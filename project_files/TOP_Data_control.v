==> flow/design.v <==
`timescale 1ns / 1ps
module ADD_B_ACC(
b_in , acc_in , sum , c_o 
    );
 input [8-1:0] b_in ;
 input [8-1:0] acc_in ;
 output [8-1:0] sum ;
 output c_o ;
 assign {c_o , sum } = b_in + acc_in ;
endmodule
`timescale 1ns / 1ps
module Controller(
i_clk  , load_ACC , load_B , load_A ,
 shift_A_reg , clr_ACC_reg , Lsb_out  , Msb_out,sel_SUM ,
A_out, start , done , p_STATE
);
input i_clk ;
input start ;
input A_out ;
output load_ACC ;
output load_B ;
output load_A ;
output shift_A_reg ;
output clr_ACC_reg ;
output done ;
output Lsb_out ;
output Msb_out ;
output sel_SUM ;
output reg [3:0] p_STATE ;       
reg [8:0] CV ;    
assign load_A      =  CV[8] ;
assign load_ACC    =  CV[7] ;
assign load_B      =  CV[6] ;
assign clr_ACC_reg =  CV[5] ;
assign shift_A_reg =  CV[4] ;
assign Lsb_out     =  CV[3] ;
assign Msb_out     =  CV[2] ;
assign sel_SUM     =  CV[1] ;
assign done        =  CV[0] ;
always @ (posedge i_clk)
  begin
   case (p_STATE )
   4'b0000 : begin
    if (start)
              p_STATE <= 4'b0001 ;
               else
               p_STATE <= 4'b0000 ;
               end
   4'b0001 : begin
               p_STATE <= 4'b0010 ;
               end
    4'b0010 , 4'b0011, 4'b0100, 4'b0101, 4'b0110, 4'b0111, 4'b1000  : begin                         
                                     p_STATE <= p_STATE + 1'b1 ;
                                      end 
    4'b1010 : begin
                p_STATE <= 4'b1011 ;
                end  
    4'b1011 : begin
                 p_STATE <= 4'b0000 ;
                  end 
          default : begin
                      p_STATE <= 4'b0000 ;
                      end          
                  endcase 
                   end    
       always @ (p_STATE or A_out or start )
        begin
         case (p_STATE)
        4'b0000 : begin 
                 if (start==1'b0)
                   CV   = 9'b00000_0001 ;         
                   else 
                   CV = 9'b11010_0000;              
                   end
         4'b0001 : begin   
                     CV = 9'b00100_0000;             
                     end 
 4'b0010 , 4'b0011 , 4'b0100 , 4'b0101 , 4'b0110  , 4'b0111 , 4'b1000 , 4'b1001 : begin 
                                                  if (A_out) 
                                                  CV = 9'b01001_0010;     
                                                  else
                                                  CV = 9'b01001_0000;     
                                                  end 
          4'b1010 : begin
                     CV = 9'b00000_1000;                
                      end                                                                                              
           4'b1011 : begin 
                     CV = 9'b00000_0100;               
                     end 
             default : begin  
                       CV = 9'b00000_0000;
                       end        
                    endcase 
                    end        
endmodule
`timescale 1ns / 1ps
module DATA_PATH(
i_clk , load_B , load_ACC, load_A , clr_ACC_reg, sel_SUM , shift_A_reg, data_in ,
 out_ACC_reg , out_A_reg , out_B_reg, Lsb_out , Msb_out, A_out 
    );
input i_clk ;
input load_B ;
input load_ACC ;
input load_A ;
input sel_SUM ;
input clr_ACC_reg ;
input shift_A_reg ;
input  Lsb_out , Msb_out ;
input [8-1:0] data_in ;
output [8-1:0] out_ACC_reg ;    
output [8-1:0] out_A_reg ;        
output [8-1:0] out_B_reg ;      
 output A_out ;                  
wire [8-1:0] shift_ADD ;
wire [8-1:0] SUM ;
wire cout;
assign A_out = out_A_reg[0] ;
REG_A    A1 (i_clk ,  load_A  , shift_A_reg ,shift_ADD[0], data_in , out_A_reg  );
REG_ACC   ACCUM (clr_ACC_reg , i_clk , load_ACC ,shift_ADD , cout , sel_SUM , out_ACC_reg );
REG_B      B1 (i_clk , load_B  , data_in , out_B_reg  );
MUX_ACC    M1 ( out_ACC_reg ,SUM , shift_ADD , sel_SUM );
ADD_B_ACC  ADDER (out_B_reg , out_ACC_reg , SUM , cout  );
endmodule
`timescale 1ns / 1ps
module MUX_ACC(
in_1 , in_2 , out_M , sel_M );
input [8-1:0] in_1 , in_2 ;
input sel_M ;
output [8-1:0] out_M ;
assign out_M = sel_M ? in_2 :in_1 ;
endmodule
`timescale 1ns / 1ps
module REG_A(
i_clk ,  ld_A  , shift_A ,s_in, d_in_2 , out_A
    );
input i_clk ;
input ld_A ;
input shift_A ;
input [8-1:0] d_in_2 ;
output reg [8-1:0] out_A ;
input s_in ;
always @ (posedge i_clk) 
begin
     if (ld_A==1'b1  )
        begin 
          out_A <= d_in_2   ;   
          end
        else if (shift_A)
          begin
            out_A <= {s_in , out_A[7:1] } ;   
             end
           else
            begin
             out_A <= out_A ;
              end             
              end           
endmodule
`timescale 1ns / 1ps
module REG_ACC(
clr_ACC , i_clk , ld_ACC ,d_in_3, co , sel_sum , out_ACC
    );
input i_clk ;
input clr_ACC ;
input ld_ACC;
input [8-1:0] d_in_3 ;
output reg [8-1:0] out_ACC ;
input co , sel_sum ;
always @ (posedge i_clk ) 
 begin
  if (clr_ACC)
   begin
    out_ACC <= 4'b0000;
    end
     else if (ld_ACC)
       begin
      out_ACC <= {co&sel_sum , d_in_3[7:1]} ;    
      end
       else
        begin
         out_ACC <= out_ACC ;
          end
           end
endmodule
`timescale 1ns / 1ps
module REG_B(
i_clk , ld_B  , d_in_1 , out_B
    );
input i_clk ;
input ld_B ;
input [8-1:0] d_in_1 ;
output reg [8-1:0] out_B ;
always @ (posedge i_clk) 
begin
     if (ld_B==1'b1)
        begin
          out_B <= d_in_1 ;
          end
        else
          begin
            out_B <= out_B  ;
             end
              end           
endmodule
`timescale 1ns / 1ps
module TOP_Data_control(
i_clk ,
data_input  ,
start ,
out_ACC_reg , 
out_A_reg ,
out_B_reg ,
A_out , 
p_STATE  ,
done);
input i_clk ;
input start ;
input [8-1:0] data_input ;
output [8-1:0] out_ACC_reg ;
output [8-1:0] out_A_reg ;
output [8-1:0] out_B_reg ;
output [4-1:0] p_STATE ;
output A_out ;
output done ;
DATA_PATH DA(
i_clk ,
load_B ,
load_ACC,
load_A ,
clr_ACC_reg,
sel_SUM ,
shift_A_reg,
data_input ,
out_ACC_reg ,
out_A_reg , 
out_B_reg,
Lsb_out ,
Msb_out,
A_out  );
Controller CU(
i_clk  , 
load_ACC ,
load_B , 
load_A ,
shift_A_reg , 
clr_ACC_reg ,
Lsb_out  , 
Msb_out,
sel_SUM ,
A_out, 
start ,
done , 
p_STATE);
endmodule
* From RTL to reports: TOP_Data_control *
Tool output for the design above, in the order of the flow.
Lines are those of the file above, counted from 1.
Library cell names are shortened.
Not given: --

inputs
  top = TOP_Data_control
  clock input = i_clk
  cell library = sky130hd
  library corner = tt_025C_1v80

* Word level *
Counts by Yosys on the flattened word-level netlist (proc, flatten, opt, wreduce; memories kept). Register bits leave out memories and registers merged into their read ports (data or address). Print and check cells are left out. Cells with the same type and inputs are merged into one.

storage and ports
  register bits after elaboration = 28
  bits in latches = 0
  memory bits (writable) = 0
  memory bits (read-only) = 0
  clocked read ports x word width = 0
  memory cells = 0
  bits of input ports = 10
  output and inout port bits = 30

cells by class
  add/sub/neg operators = 2
  multipliers = 0
  divide/modulo/power cells = 0
  order comparisons = 0
  equal/unequal tests = 11
  shifts and indexed selects = 0
  muxes and demuxes = 8
  bitwise operators = 1
  reductions and logical operators = 4

operators with widths
  cell                                                              number
  9-bit case mux with 5-bit select                                  1
  8-bit 2-to-1 mux                                                  3
  4-bit by 3-bit == test with 1-bit output (second input constant)  4
  4-bit == test (second input constant)                             4
  4-bit case mux with 4-bit select                                  1
  8-bit by 8-bit adder with 9-bit output                            1
  9-bit 2-to-1 mux                                                  1
  4-bit by 2-bit == test with 1-bit output (second input constant)  2
  8-bit OR reduction                                                1
  7-bit OR reduction                                                1
  4-bit by 1-bit adder with 4-bit output (second input constant)    1
  4-bit by 1-bit == test with 1-bit output (second input constant)  1
  4-bit logical NOT                                                 1
  2-bit nonzero test                                                1
  2-bit 2-to-1 mux                                                  1
  1-bit bitwise AND                                                 1
  1-bit 2-to-1 mux                                                  1

* Longest topological paths *
Yosys ltp: most cells in a row. Word level: on the elaborated netlist, between registers, memories and ports. Mapped: between sequential cells and ports; inverters and the memories' decode and read muxes count.

depth
  depth in word-level cells = 6
  ABC_AREA = 1
  depth in mapped cells = 12
  mapped depth without buffers = 12

* Synthesis result *
Yosys stat after the flow's synthesis: flattened, memories mapped to cells. It holds for the ABC_AREA given above (unset counts as 0); a run with the other value may have another netlist.

synthesis totals
  cell count = 215
  chip area (Yosys) = 1695.4 µm²
  flip-flops = 28
  buffer cells = 4

cell types
  cell      number  area in all (µm²)
  edfxtp_1  16      480.461
  nand2_1   73      274.013
  dfxtp_1   12      240.23
  ha_1      12      150.144
  inv_1     25      93.84
  nand3_1   18      90.086
  nor2_1    17      63.811
  a21oi_1   9       45.043
  xnor2_1   3       26.275
  nand2_4   2       22.522
  fa_1      1       20.019
  nand4_1   3       18.768
  nand3_4   1       17.517
  xor2_1    2       17.517
  o21ai_0   3       15.014
  nand2_2   2       12.512
  nor2_2    2       12.512
  buf_6     1       11.261

Other cell types: 12; their cells: 13.

* Path before layout *
OpenSTA on the mapped netlist: ideal clock, no wires. The path of least setup slack (recovery checks aside). Input and output delay are each 20% of the period. Register names are those of the netlist, which keeps one name where synthesis merged equal registers.

timing path post-synthesis
  path type = register to register
  start = register CU.p_STATE[0]
  end = register DA.ACCUM.out_ACC[6]
  period = 2.33 ns
  data arrival time = 1.547 ns
  data required time = 2.212 ns
  path slack = 0.665 ns
  delay of the path = 1.665 ns
  stages = 12
  path buffers = 1
  period reached after synthesis = 1.665 ns

"delay of the path" = arrival - input delay + setup time.
"stages": output pins that drive a net of the path, with the launching flip-flop's if there is one; two outputs of one cell count as two.
"period reached after synthesis" = period - worst setup slack (recovery checks aside). The figure is calculated, with input and output delays left at 20% of the set period.
The rows between start and end are the longest chain of elaborated cells between them; the timing report does not say that the signal goes this way. Where chains are equally long, one stands for them.
Each line given opens the expression or statement behind the cell; cells for indexed reads and writes are added by Yosys, which also makes memories of some case tables.
A register here has more assigning lines than the two given.

between the ends, post-synthesis
  cell sequence = dfxtp_1 > inv_1 > ha_1 > nor2_1 > nand2_1 > nand3_4 > nand3_1 > buf_6 > nand2_1 > nand2_1 > nand2_1 > a21oi_2
  length of the longest elaborated chain = 4
  elaborated cells on any way between the ends = 15
  those cells by class = eq/ne (11); mux (2); reduce/logical (2)

RTL lines, path post-synthesis
  item                                      RTL line  source
  start: declaration                        29        output reg [3:0] p_STATE ;
  start: assignment                         45        p_STATE <= 4'b0001 ;
  start: assignment                         53        p_STATE <= p_STATE + 1'b1 ;
  4-bit by 2-bit == test with 1-bit output  68        case (p_STATE)
  8-bit OR reduction                        68
  9-bit case mux with 5-bit select          68
  8-bit 2-to-1 mux                          130       assign out_M = sel_M ? in_2 :in_1 ;
  end: assignment                           176       out_ACC <= {co&sel_sum , d_in_3[7:1]} ;
  end: assignment                           180       out_ACC <= out_ACC ;
  end: declaration                          166       output reg [8-1:0] out_ACC ;

* Path in the finished layout *
From the final timing report of flow run 1: the path of least setup slack in the routed layout; clock arrival at registers is part of the times.

timing path after layout
  path type = input to output
  start = input port start
  end = output port done
  period = 2.88 ns
  external output delay = 0.58 ns
  data arrival time = 1.81 ns
  data required time = 2.30 ns
  path slack = 0.49 ns
  stages = 3
  path buffers = 2

The rows between start and end are the longest chain of elaborated cells between them; the timing report does not say that the signal goes this way. Where chains are equally long, one stands for them.

between the ends, after layout
  cell sequence = clkdlybuf4s50_1 > nor4_1 > clkdlybuf4s50_1
  length of the longest elaborated chain = 2
  elaborated cells on any way between the ends = 2
  source lines of those cells = 2
  those cells by class = mux (2)

RTL lines, path after layout
  item                              RTL line  source
  start: declaration                216       input start ;
  9-bit 2-to-1 mux                  70        if (start==1'b0)
  9-bit case mux with 5-bit select  68        case (p_STATE)
  end: declaration                  223       output done ;

==> results <==
Measured data: module TOP_Data_control, platform sky130hd, 2 stored runs of the flow under differing settings, order arbitrary. Input and output delays are each 20% of the period that was set; the output load is 0.01 pF.
"finish__power__total" is the tool's figure for a default switching activity; nothing was simulated.

settings of flow run 1
{
  "period_ns": 2.88,
  "CORE_UTILIZATION": 18,
  "SETUP_SLACK_MARGIN": -0.07,
  "PLACE_DENSITY_LB_ADDON": 0.15,
  "CELL_PAD_IN_SITES_DETAIL_PLACEMENT": 1,
  "ABC_AREA": 1,
  "GPL_TIMING_DRIVEN": 0,
  "CTS_CLUSTER_SIZE": 39,
  "SLEW_MARGIN": 5,
  "MAX_ROUTING_LAYER": "met5",
  "CAP_MARGIN": 20,
  "CORE_MARGIN": 2
}
report of flow run 1
yosys chip area after synthesis (um^2): 1695.4
finish__design__die__area: 10211.1
finish__design__instance__area__stdcell: 2295.9
finish__timing__setup__ws: 0.495
finish__timing__setup__tns: 0.000
finish__timing__hold__ws: 0.541
finish__power__total: 2.702e-03

settings of flow run 2
{
  "period_ns": 2.05,
  "SETUP_SLACK_MARGIN": 0.39,
  "CAP_MARGIN": 20,
  "CORE_MARGIN": 2,
  "CORE_UTILIZATION": 40,
  "SLEW_MARGIN": 20
}
report of flow run 2
yosys chip area after synthesis (um^2): 1622.8
finish__design__die__area: 4582.6
finish__design__instance__area__stdcell: 2597.5
finish__timing__setup__ws: 0.221
finish__timing__setup__tns: 0.000
finish__timing__hold__ws: 0.563
finish__power__total: 4.994e-03
